==> flow/design.v <==
module PR_status (
    input               clk,
    input               rst_n,
    input               flush_stage4,
    input               inst0_dest_en,   
    input               inst1_dest_en,
    input               inst2_dest_en,
    input               inst3_dest_en,
    input       [5:0]   inst0_dest_PR,
    input       [5:0]   inst1_dest_PR,
    input       [5:0]   inst2_dest_PR,
    input       [5:0]   inst3_dest_PR,
    input               ALU0_dest_en,
    input               ALU1_dest_en,
    input               AGU_dest_en,
    input               BRU_dest_en,
    input       [5:0]   ALU0_dest_PR,
    input       [5:0]   ALU1_dest_PR,
    input       [5:0]   AGU_dest_PR,
    input       [5:0]   BRU_dest_PR,
    output reg  [63:0]  PR_status
);
    always @(posedge clk or negedge rst_n) begin     
        if(!rst_n)
            PR_status <= 64'hffffffffffffffff;
        else if(flush_stage4)
            PR_status <= 64'hffffffffffffffff;
        else begin
            if(inst0_dest_en)
                PR_status[inst0_dest_PR] <= 1'b0;
            if(inst1_dest_en)
                PR_status[inst1_dest_PR] <= 1'b0;
            if(inst2_dest_en)
                PR_status[inst2_dest_PR] <= 1'b0;
            if(inst3_dest_en)
                PR_status[inst3_dest_PR] <= 1'b0;
            if(ALU0_dest_en)
                PR_status[ALU0_dest_PR] <= 1'b1;
            if(ALU1_dest_en)
                PR_status[ALU1_dest_PR] <= 1'b1;
            if(AGU_dest_en)
                PR_status[AGU_dest_PR] <= 1'b1;
            if(BRU_dest_en)
                PR_status[BRU_dest_PR] <= 1'b1;
        end
    end
endmodule
From RTL to reports: PR_status
Tool output for the design above, in the order of the flow.
Line numbers count from 1 in the design file above.
Cell names lack the library's common part.
Not given: n/a

design
  design top = PR_status
  clock = clk
  standard-cell library = sky130hd
  timing corner = tt_025C_1v80

Word level
Counts by Yosys on the flattened word-level netlist (proc, flatten, opt, wreduce; memories kept). Register bits leave out memories and registers merged into their read ports (data or address); mux counts leave out enables and synchronous resets folded into registers. Print and check cells are left out. Cells with the same type and inputs are merged into one.

cells by class
  $add $sub $neg = 8
  multiply operators = 0
  div/mod/pow operators = 0
  magnitude comparators = 0
  eq/ne operators = 0
  shift-type cells = 12
  muxes and demuxes = 16
  bitwise logic cells = 24
  reductions and logical operators = 0

operator list
  operator                                               count
  2-to-1 mux 64 bit                                      16
  variable shift 1 x 7 -> 64 bit (first input constant)  12
  AND 64 bit                                             8
  OR 64 bit                                              8
  inverter 64 bit                                        8
  negation 6 -> 7 bit                                    8

bit counts
  bits in registers = 64
  bits in latches = 0
  memory bits (writable) = 0
  bits in read-only memories = 0
  clocked read ports x word width = 0
  memories kept = 0
  bits of input ports = 59
  output and inout port bits = 64
  word-level cells = 61

Depth
Yosys ltp: most cells in a row. Word level: on the elaborated netlist, between registers, memories and ports. Mapped: between sequential cells and ports; inverters and the memories' decode and read muxes count.

depth
  word-level depth = 35
  ABC_AREA = 1
  depth in mapped cells = 14
  gate-level depth less buffers = 13

After synthesis
Yosys stat after the flow's synthesis: flattened, memories mapped to cells. It holds for the ABC_AREA given above (unset counts as 0); a run with the other value may have another netlist.

synthesis totals
  cell count = 1735
  cell area after synthesis = 0.0091788 mm²
  sequential area = 0.0016816 mm²
  flip-flops = 64
  buffers = 68

cell types
  type      count  area in all (µm²)
  nand2_1   565    2.12E+03
  dfstp_2   64     1.68E+03
  nor2_1    410    1.54E+03
  nand3_1   295    1.48E+03
  inv_1     111    416.65
  ha_1      32     400.384
  nand4_1   34     212.704
  buf_2     42     210.202
  nor3_1    24     120.115
  o21ai_0   21     105.101
  a21oi_1   20     100.096
  buf_4     13     97.594
  nand3b_1  13     97.594
  nor2_4    8      90.086
  nor2_2    13     81.328
  o21a_1    10     75.072
  nand2_2   10     62.56
  a21boi_0  8      60.058

Not listed: further types 13, cells in them 42.

Timing after synthesis
Path of least setup slack by OpenSTA after synthesis, without wires, with an ideal clock, recovery checks aside; 20% of the period is set as input and as output delay. Where synthesis merged equal registers, the netlist keeps one of their names.

timing after synthesis
  kind = input -> register
  start point = input inst1_dest_PR[0]
  end point = register PR_status[21]
  clock period = 2.77 ns
  input delay = 0.554 ns
  setup time = 0.060 ns
  launch time at the first pin = 0.554 ns
  arrival = 1.843 ns
  data required time = 2.710 ns
  path slack = 0.867 ns
  delay of the path = 1.349 ns
  driving pins on the path = 12
  buffers on the path = 2
  synthesis period reached = 1.903 ns

"delay of the path" is the arrival time less input delay plus setup time.
"driving pins on the path" counts driving pins, that of a launching flip-flop among them; a cell with two outputs on the path counts twice.
"synthesis period reached" is the clock period less the worst setup slack; recovery checks do not enter. This is arithmetic on one report: input and output delays are still those of the set period (20% each).
A register here has more assigning lines than the two given.

on the way, after synthesis
  cell sequence = inv_1 -> ha_1 -> nand2_1 -> o21ai_0 -> nand2_1 -> buf_2 -> buf_2 -> nand2_1 -> nor2_1 -> a21oi_1 -> nand3_1 -> nand2_1

ends and longest elaborated chain, after synthesis
  item             line  text
  start, declared  10    input       [5:0]   inst1_dest_PR,
  end, assigned    25    PR_status <= 64'hffffffffffffffff;
  end, assigned    27    PR_status <= 64'hffffffffffffffff;
  end, declared    21    output reg  [63:0]  PR_status

Chain of elaborated cells between the ends: none given.

Path in the finished layout
From the final timing report of run 2: the path of least setup slack in the routed layout; clock arrival at registers is part of the times.

timing post-layout
  kind = input -> register
  start point = input inst3_dest_PR[2]
  end point = register PR_status[52]
  clock period = 1.56 ns
  input delay = 0.31 ns
  setup time = 0.07 ns
  launch time at the first pin = 0.31 ns
  arrival = 2.07 ns
  data required time = 1.84 ns
  path slack = -0.24 ns
  driving pins on the path = 13
  buffers on the path = 2

A register here has more assigning lines than the two given.

on the way, post-layout
  cell sequence = dlygate4sd2_1 -> buf_4 -> inv_1 -> nand2_1 -> nand2_2 -> inv_4 -> nand3_2 -> nor2_2 -> inv_1 -> nor2_1 -> nor2_1 -> nand3_1 -> nand2_1

ends and longest elaborated chain, post-layout
  item             line  text
  start, declared  12    input       [5:0]   inst3_dest_PR,
  end, assigned    25    PR_status <= 64'hffffffffffffffff;
  end, assigned    27    PR_status <= 64'hffffffffffffffff;
  end, declared    21    output reg  [63:0]  PR_status

Chain of elaborated cells between the ends: none given.

Memo
Re: implementation data of PR_status

Flow measurements of PR_status on sky130hd: 2 stored runs with different settings, listed in no order. Input and output delays are each 20% of the period that was set; the output load is 0.01 pF.
"achieved period" is the run's clock period less its worst setup slack. It is reckoned from that one timing run; input and output delays stay at 20% of the period that was set.
"worst setup path time" = time allowed to the worst setup path (clock period - input delay - output delay, where it has them) - its slack; a late launch clock adds to it, a late capture clock takes from it.
"power" rests on the timing tool's default activity at the inputs, not on a simulated workload.
Among the settings, -- means not set for that run.
Results: -- = not shown.

name                                          run 1  run 2
period_ns                                     1.69   1.56
CORE_UTILIZATION                              56     38
SETUP_SLACK_MARGIN                            0.45   -0.08
PLACE_DENSITY_LB_ADDON                        0.14   --
CELL_PAD_IN_SITES_GLOBAL_PLACEMENT            2      --
CELL_PAD_IN_SITES_DETAIL_PLACEMENT            0      --
ABC_AREA                                      1      1
GPL_TIMING_DRIVEN                             0      --
CTS_CLUSTER_SIZE                              79     99
MIN_ROUTING_LAYER                             met2   met1
MAX_ROUTING_LAYER                             met4   met5
CAP_MARGIN                                    20     20
CORE_MARGIN                                   2      9
SLEW_MARGIN                                   20     20
PLACE_DENSITY                                 --     0.87
CORE_ASPECT_RATIO                             --     0.8
TNS_END_PERCENT                               --     75
worst slack on setup checks (ns)              --     -0.237
worst setup path time (ns)                    --     1.49
worst setup path type                         --     input -> register
sum of negative setup slack (ns)              --     -3.824
standard-cell area of the final layout (mm²)  --     0.0155812
achieved period (ns)                          --     1.797
power (mW)                                    --     7.889
die footprint (mm²)                           --     0.0301082
utilization in the final report (%)           --     66.1
netlist area reported by Yosys (mm²)          --     0.0091788

Run 1: unfinished; error FLW-0024 in placement
