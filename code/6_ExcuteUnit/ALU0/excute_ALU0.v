==> flow/design.v <==
module  excute_ALU0(
    input               clk,
    input               rst_n,       
    input               ALU0_vld,
    input       [4:0]   ALU0_op,
    input       [5:0]   ALU0_dest,
    input       [5:0]   ALU0_ROB_ID,
    input       [5:0]   ALU0_PR_source1,     
    input       [5:0]   ALU0_PR_source2,
    input       [31:0]  ALU0_data_source1,
    input       [31:0]  ALU0_data_source2,
    input       [63:0]  CNT,
    input       [31:0]  CNTID,
    input       [5:0]   ALU0_PR_bypass,     
    input       [31:0]  ALU0_data_bypass,  
    input       [5:0]   BRU_PR_bypass,     
    input       [31:0]  BRU_data_bypass,   
    output  reg         ALU0_result_vld,
    output  reg         ALU0_result_ROB_ID,
    output  reg [5:0]   ALU0_PR_result,
    output  reg [31:0]  ALU0_result
);
    wire [31:0] source1 = (ALU0_PR_source1 == ALU0_PR_bypass) ? ALU0_data_bypass :
                          (ALU0_PR_source1 == BRU_PR_bypass) ? BRU_data_bypass : ALU0_data_source1;
    wire [31:0] source2 = (ALU0_PR_source2 == ALU0_PR_bypass) ? ALU0_data_bypass :
                          (ALU0_PR_source2 == BRU_PR_bypass) ? BRU_data_bypass : ALU0_data_source2;
    wire [31:0] unsigned_imm32 = {20'd0, source2[11:0]};
    wire [31:0] signed_imm32 = {{20{source2[11]}}, source2[11:0]};
    wire [4:0]  unsigned_imm5 = source2[4:0];
    always@(posedge clk or negedge rst_n)begin       
        if(!rst_n)
            ALU0_result_vld <= 1'b0;
        else
            ALU0_result_vld <= ALU0_vld;
    end
    always@(posedge clk)begin       
        if(ALU0_vld)
            ALU0_result_ROB_ID <= ALU0_ROB_ID;
    end
    always@(posedge clk)begin       
        if(ALU0_vld)
            ALU0_PR_result <= ALU0_dest;
    end
    always@(posedge clk)begin        
        if(ALU0_vld)begin
            case (ALU0_op)
                5'd0: ALU0_result <= {source2[19:0], 12'd0};
                5'd1: ALU0_result <= (source1[31] ^ signed_imm32[31]) ? {31'd0, source1[31]} : 
                                                                    (source1 < signed_imm32);
                5'd2: ALU0_result <= (source1 < unsigned_imm32);
                5'd3: ALU0_result <= source1 + signed_imm32;
                5'd4: ALU0_result <= (source1 & unsigned_imm32);
                5'd5: ALU0_result <= (source1 | unsigned_imm32);
                5'd6: ALU0_result <= (source1 ^ unsigned_imm32);
                5'd7: ALU0_result <= (source1 + source2);
                5'd8: ALU0_result <= (source1 - source2);
                5'd9: ALU0_result <= (source1[31] ^ source2[31]) ? {31'd0, source1[31]} : 
                                                                     (source1 < source2);
                5'd10:ALU0_result <= (source1 < source2);
                5'd11:ALU0_result <= ~(source1 | source2);
                5'd12:ALU0_result <= (source1 & source2);
                5'd13:ALU0_result <= (source1 | source2);
                5'd14:ALU0_result <= (source1 ^ source2);
                5'd15:ALU0_result <= (source1 << source2[4:0]);
                5'd16:ALU0_result <= (source1 >> source2[4:0]);
                5'd17:ALU0_result <= (source1 >>> source2[4:0]);
                5'd18:ALU0_result <= CNT[63:32];
                5'd19:ALU0_result <= CNT[31:0];
                5'd20:ALU0_result <= CNTID;
                5'd21:ALU0_result <= (source1 << unsigned_imm5);
                5'd22:ALU0_result <= (source1 >> unsigned_imm5);
                5'd23:ALU0_result <= (source1 >>> unsigned_imm5);
                default: ;
            endcase
        end
    end
endmodule
[From RTL to reports: excute_ALU0]
What the tools print for excute_ALU0, step after step.
Lines are those of the file above, counted from 1.
Not given: -
Set-up
  top: excute_ALU0
  clock: clk
  cell library: sky130hd
  library corner: tt_025C_1v80

[After elaboration]
Source: Yosys, flattened and elaborated, memories not mapped. Widths are those after wreduce. Registers that Yosys merges into a memory's read port (data or address) are not register bits. Print and check cells do not count.
Operators by class
  add/subtract/negate cells: 3
  eq/ne operators: 27
  shift operators: 3
  bitwise operators: 9
  $lt $le $gt $ge: 3
  reduce/logical cells: 6
  mux-type cells: 7
Operator list (count)
  32-bit parallel mux with 21-bit select: 1
  32-bit 2-to-1 mux: 4
  32-bit adder: 2
  32-bit less-than comparator: 2
  5-bit by 4-bit == test with 1-bit output with constant B: 8
  5-bit == test with constant B: 8
  32-bit by 12-bit less-than comparator with 1-bit output: 1
  32-bit by 12-bit bitwise AND with 32-bit output: 1
  32-bit by 12-bit bitwise OR with 32-bit output: 1
  32-bit by 12-bit XOR with 32-bit output: 1
  32-bit subtractor: 1
  32-bit bitwise AND: 1
  32-bit bitwise OR: 1
  32-bit XOR: 1
  32-bit by 5-bit << shifter with 32-bit output: 1
  32-bit by 5-bit right shift with 32-bit output: 1
  32-bit by 5-bit >>> shifter with 32-bit output: 1
  32-bit NOT: 1
  6-bit == test: 4
  21-bit nonzero test: 1
  5-bit by 3-bit == test with 1-bit output with constant B: 4
  5-bit by 2-bit == test with 1-bit output with constant B: 2
  2-bit OR reduction: 3
  5-bit by 1-bit == test with 1-bit output with constant B: 1
  5-bit zero test: 1
  1-bit XOR: 2
  2-bit AND reduction: 1
  1-bit 2-to-1 mux: 2
Word-level totals
  output and inout bits: 40
  register bits: 40
  input bits: 268
  elaborated cells: 62

[Logic depth]
Yosys ltp: most cells in a row. Word level: on the elaborated netlist, between registers, memories and ports. Mapped: between sequential cells and ports; inverters and the memories' decode and read muxes count.
Depth
  depth in word-level cells: 6
  ABC_AREA: 0
  depth in mapped cells: 24
  depth with buffers taken out: 20

[Synthesis result]
Yosys stat after the flow's synthesis: flattened, memories mapped to cells. It holds for the ABC_AREA given above (unset counts as 0); a run with the other value may have another netlist.
Totals and module areas in this step are rounded.
Cell types
  sky130_fd_sc_hd__ha_1: count 126, total area 1.58E+03 sq um
  sky130_fd_sc_hd__mux2i_1: count 130, total area 1.3E+03 sq um
  sky130_fd_sc_hd__edfxtp_1: count 39, total area 1.17E+03 sq um
  sky130_fd_sc_hd__o21ai_0: count 168, total area 840.806 sq um
  sky130_fd_sc_hd__nand2_1: count 217, total area 814.531 sq um
  sky130_fd_sc_hd__a21oi_1: count 127, total area 635.61 sq um
  sky130_fd_sc_hd__nor2_1: count 156, total area 585.562 sq um
  sky130_fd_sc_hd__xnor2_1: count 46, total area 402.886 sq um
  sky130_fd_sc_hd__nand3_1: count 75, total area 375.36 sq um
  sky130_fd_sc_hd__nor3_1: count 63, total area 315.302 sq um
  sky130_fd_sc_hd__inv_1: count 82, total area 307.795 sq um
  sky130_fd_sc_hd__clkbuf_1: count 79, total area 296.534 sq um
  sky130_fd_sc_hd__a221oi_1: count 33, total area 289.027 sq um
  sky130_fd_sc_hd__o211ai_1: count 36, total area 270.259 sq um
  sky130_fd_sc_hd__a21o_1: count 32, total area 240.23 sq um
  sky130_fd_sc_hd__a31oi_1: count 28, total area 175.168 sq um
  sky130_fd_sc_hd__a211oi_1: count 21, total area 157.651 sq um
  sky130_fd_sc_hd__buf_2: count 31, total area 155.149 sq um
Not listed: further types 88, cells in them 435.
Mapped netlist
  buffer cells: 143
  mapped flip-flops: 40
  cell area after synthesis: 13500 sq um
  standard cells after synthesis: 1924
  sequential area: 1200 sq um

[Timing after synthesis]
Source: OpenSTA report_checks on the synthesized netlist (no wires, ideal clock, input and output delay 20% of the period each), path of least setup slack; recovery checks are left aside. Register names are those of the netlist, which keeps one name where synthesis merged equal registers.
Timing post-synthesis
  path type: input to register
  start: in ALU0_PR_bypass[3]
  end: reg ALU0_result[0]
  period: 7660 ps
  delay of the path: 4363 ps
  driving pins on the path: 21
  setup slack: 1765 ps
  library setup time: 261 ps
  time at the first pin: 1532 ps
  path buffers: 5
  input delay: 1532 ps
  data required time: 7399 ps
  arrival time: 5634 ps
  period reached after synthesis: 5895 ps
"delay of the path" = arrival - input delay + setup time.
"driving pins on the path" counts driving pins, that of a launching flip-flop among them; a cell with two outputs on the path counts twice.
"period reached after synthesis" = period - worst setup slack (recovery checks aside). The figure is calculated, with input and output delays left at 20% of the set period.
The rows between start and end are the longest chain of elaborated cells between them; the timing report does not say that the signal goes this way. Where chains are equally long, one stands for them.
A line is the first line of the expression or statement that the cell stems from. Yosys adds cells for indexed reads and writes and turns some case tables into memories.
At most two assigning lines are given for a register; there are more.
Between the ends, post-synthesis
  cell sequence: sky130_fd_sc_hd__xnor2_1 -> sky130_fd_sc_hd__nand4_4 -> sky130_fd_sc_hd__or2_0 -> sky130_fd_sc_hd__buf_6 -> sky130_fd_sc_hd__a31oi_4 -> sky130_fd_sc_hd__buf_2 -> sky130_fd_sc_hd__buf_2 -> sky130_fd_sc_hd__buf_2 -> sky130_fd_sc_hd__buf_1 -> sky130_fd_sc_hd__ha_1 -> sky130_fd_sc_hd__o21bai_1 -> sky130_fd_sc_hd__a21oi_1 -> sky130_fd_sc_hd__o211ai_1 -> sky130_fd_sc_hd__a31oi_1 -> sky130_fd_sc_hd__o31ai_4 -> sky130_fd_sc_hd__nand4_1 -> sky130_fd_sc_hd__o211ai_2 -> sky130_fd_sc_hd__a311oi_2 -> sky130_fd_sc_hd__o311ai_2 -> sky130_fd_sc_hd__a31oi_1 -> sky130_fd_sc_hd__a311o_1
  cells in the longest elaborated chain: 5
  elaborated cells on any way between the ends: 25
  those cells by class: 3 x add/sub; 3 x compare; 2 x eq/ne; 3 x shift; 5 x mux; 9 x logic
RTL lines, path post-synthesis
  start: declaration: line 14  | input       [5:0]   ALU0_PR_bypass,
  6-bit == test: line 23  | wire [31:0] source1 = (ALU0_PR_source1 == ALU0_PR_bypass) ? ALU0_data_bypass :
  32-bit 2-to-1 mux: line 23
  32-bit less-than comparator: line 58  | (source1 < source2);
  1-bit 2-to-1 mux: line 57  | 5'd9: ALU0_result <= (source1[31] ^ source2[31]) ? {31'd0, source1[31]} :
  32-bit parallel mux with 21-bit select: line 46  | case (ALU0_op)
  end: assignment: line 47  | 5'd0: ALU0_result <= {source2[19:0], 12'd0};
  end: assignment: line 48  | 5'd1: ALU0_result <= (source1[31] ^ signed_imm32[31]) ? {31'd0, source1[31]} :
  end: declaration: line 21  | output  reg [31:0]  ALU0_result

[Worst path after layout]
Path of least setup slack in the final report of entry A (OpenROAD, finished layout, wires in). Where an end is a register, its clock arrival counts in the times.
The report prints the path's times to 10 ps; the period is as set.
Timing post-layout
  path type: input to register
  start: in ALU0_PR_source2[2]
  end: reg ALU0_result[22]
  setup slack: 500 ps
  arrival time: 5370 ps
  period: 5700 ps
  library setup time: 120 ps
  driving pins on the path: 23
  time at the first pin: 1140 ps
  input delay: 1140 ps
  data required time: 5870 ps
  path buffers: 7
The rows between start and end are the longest chain of elaborated cells between them; the timing report does not say that the signal goes this way. Where chains are equally long, one stands for them.
At most two assigning lines are given for a register; there are more.
Between the ends, post-layout
  cell sequence: sky130_fd_sc_hd__buf_4 -> sky130_fd_sc_hd__xnor2_2 -> sky130_fd_sc_hd__buf_4 -> sky130_fd_sc_hd__nand4_1 -> sky130_fd_sc_hd__o21ai_0 -> sky130_fd_sc_hd__buf_4 -> sky130_fd_sc_hd__a31oi_4 -> sky130_fd_sc_hd__buf_12 -> sky130_fd_sc_hd__buf_6 -> sky130_fd_sc_hd__fa_2 -> sky130_fd_sc_hd__o21bai_4 -> sky130_fd_sc_hd__a21oi_2 -> sky130_fd_sc_hd__o211ai_1 -> sky130_fd_sc_hd__a31oi_2 -> sky130_fd_sc_hd__o31ai_4 -> sky130_fd_sc_hd__nand4_1 -> sky130_fd_sc_hd__o211ai_4 -> sky130_fd_sc_hd__a21boi_1 -> sky130_fd_sc_hd__buf_4 -> sky130_fd_sc_hd__xnor2_1 -> sky130_fd_sc_hd__nand2_1 -> sky130_fd_sc_hd__a32oi_4 -> sky130_fd_sc_hd__buf_4
  cells in the longest elaborated chain: 6
  elaborated cells on any way between the ends: 15
  those cells by class: 3 x add/sub; 2 x eq/ne; 3 x shift; 3 x mux; 4 x logic
RTL lines, path post-layout
  start: declaration: line 9  | input       [5:0]   ALU0_PR_source2,
  6-bit == test: line 26  | (ALU0_PR_source2 == BRU_PR_bypass) ? BRU_data_bypass : ALU0_data_source2;
  32-bit 2-to-1 mux: line 26
  32-bit 2-to-1 mux: line 25  | wire [31:0] source2 = (ALU0_PR_source2 == ALU0_PR_bypass) ? ALU0_data_bypass :
  32-bit bitwise OR: line 60  | 5'd11:ALU0_result <= ~(source1 | source2);
  32-bit NOT: line 60
  32-bit parallel mux with 21-bit select: line 46  | case (ALU0_op)
  end: assignment: line 47  | 5'd0: ALU0_result <= {source2[19:0], 12'd0};
  end: assignment: line 48  | 5'd1: ALU0_result <= (source1[31] ^ signed_imm32[31]) ? {31'd0, source1[31]} :
  end: declaration: line 21  | output  reg [31:0]  ALU0_result

==> runs of excute_ALU0 <==
Below are 2 stored runs of the flow (Yosys, OpenROAD; platform sky130hd) on excute_ALU0, each with its settings and what was measured, unordered. Constraints: input delay and output delay 20% of the set period each, output load 0.01 pF.
"power" rests on the timing tool's default activity at the inputs, not on a simulated workload.
The results are shown rounded.

Entry A
==> flow/run.sh <==
#!/bin/bash
# the make line also repeats the synthesis and layout settings of config.mk as NAME=value (left out here)
make -C /OpenROAD-flow-scripts/flow DESIGN_CONFIG=/design/flow/config.mk WORK_HOME=/design/flow/orfs CLKGATE_MAP_FILE= finish
==> flow/config.mk <==
export PLATFORM = sky130hd
export DESIGN_NAME = excute_ALU0
export DESIGN_NICKNAME = excute_ALU0
export VERILOG_FILES = /design/flow/design.v
export SDC_FILE = /design/flow/constraint.sdc
export NUM_CORES = 4
export LEC_CHECK = 0
export CAP_MARGIN = 20
export CORE_MARGIN = 2
export CORE_UTILIZATION = 40
export SETUP_SLACK_MARGIN = 0.77
export SLEW_MARGIN = 20
==> flow/constraint.sdc <==
create_clock -name core_clock -period 5.7 [get_ports {clk}]
set_input_delay 1.1400 -clock core_clock [delete_from_list [all_inputs] [get_ports {clk}]]
set_output_delay 1.1400 -clock core_clock [all_outputs]
set_load 0.01 [all_outputs]

==> results of entry A <==
chip area after synthesis (Yosys): 13500 sq um
die area: 35200 sq um
standard-cell area of the final layout: 22000 sq um
worst setup slack after layout: 502 ps
power: 3440 uW

Entry B
==> flow/run.sh <==
#!/bin/bash
# the make line also repeats the synthesis and layout settings of config.mk as NAME=value (left out here)
make -C /OpenROAD-flow-scripts/flow DESIGN_CONFIG=/design/flow/config.mk WORK_HOME=/design/flow/orfs CLKGATE_MAP_FILE= finish
==> flow/config.mk <==
export PLATFORM = sky130hd
export DESIGN_NAME = excute_ALU0
export DESIGN_NICKNAME = excute_ALU0
export VERILOG_FILES = /design/flow/design.v
export SDC_FILE = /design/flow/constraint.sdc
export NUM_CORES = 4
export LEC_CHECK = 0
export CAP_MARGIN = 20
export CELL_PAD_IN_SITES_DETAIL_PLACEMENT = 1
export CORE_MARGIN = 2
export CORE_UTILIZATION = 49
export CTS_CLUSTER_DIAMETER = 304
export CTS_CLUSTER_SIZE = 43
export GPL_TIMING_DRIVEN = 1
export MAX_ROUTING_LAYER = met4
export PLACE_DENSITY = 0.72
export SETUP_SLACK_MARGIN = 0.71
export SLEW_MARGIN = 25
==> flow/constraint.sdc <==
create_clock -name core_clock -period 4.84 [get_ports {clk}]
set_input_delay 0.9680 -clock core_clock [delete_from_list [all_inputs] [get_ports {clk}]]
set_output_delay 0.9680 -clock core_clock [all_outputs]
set_load 0.01 [all_outputs]

==> results of entry B <==
did not finish, placement stopped with DPL-0033
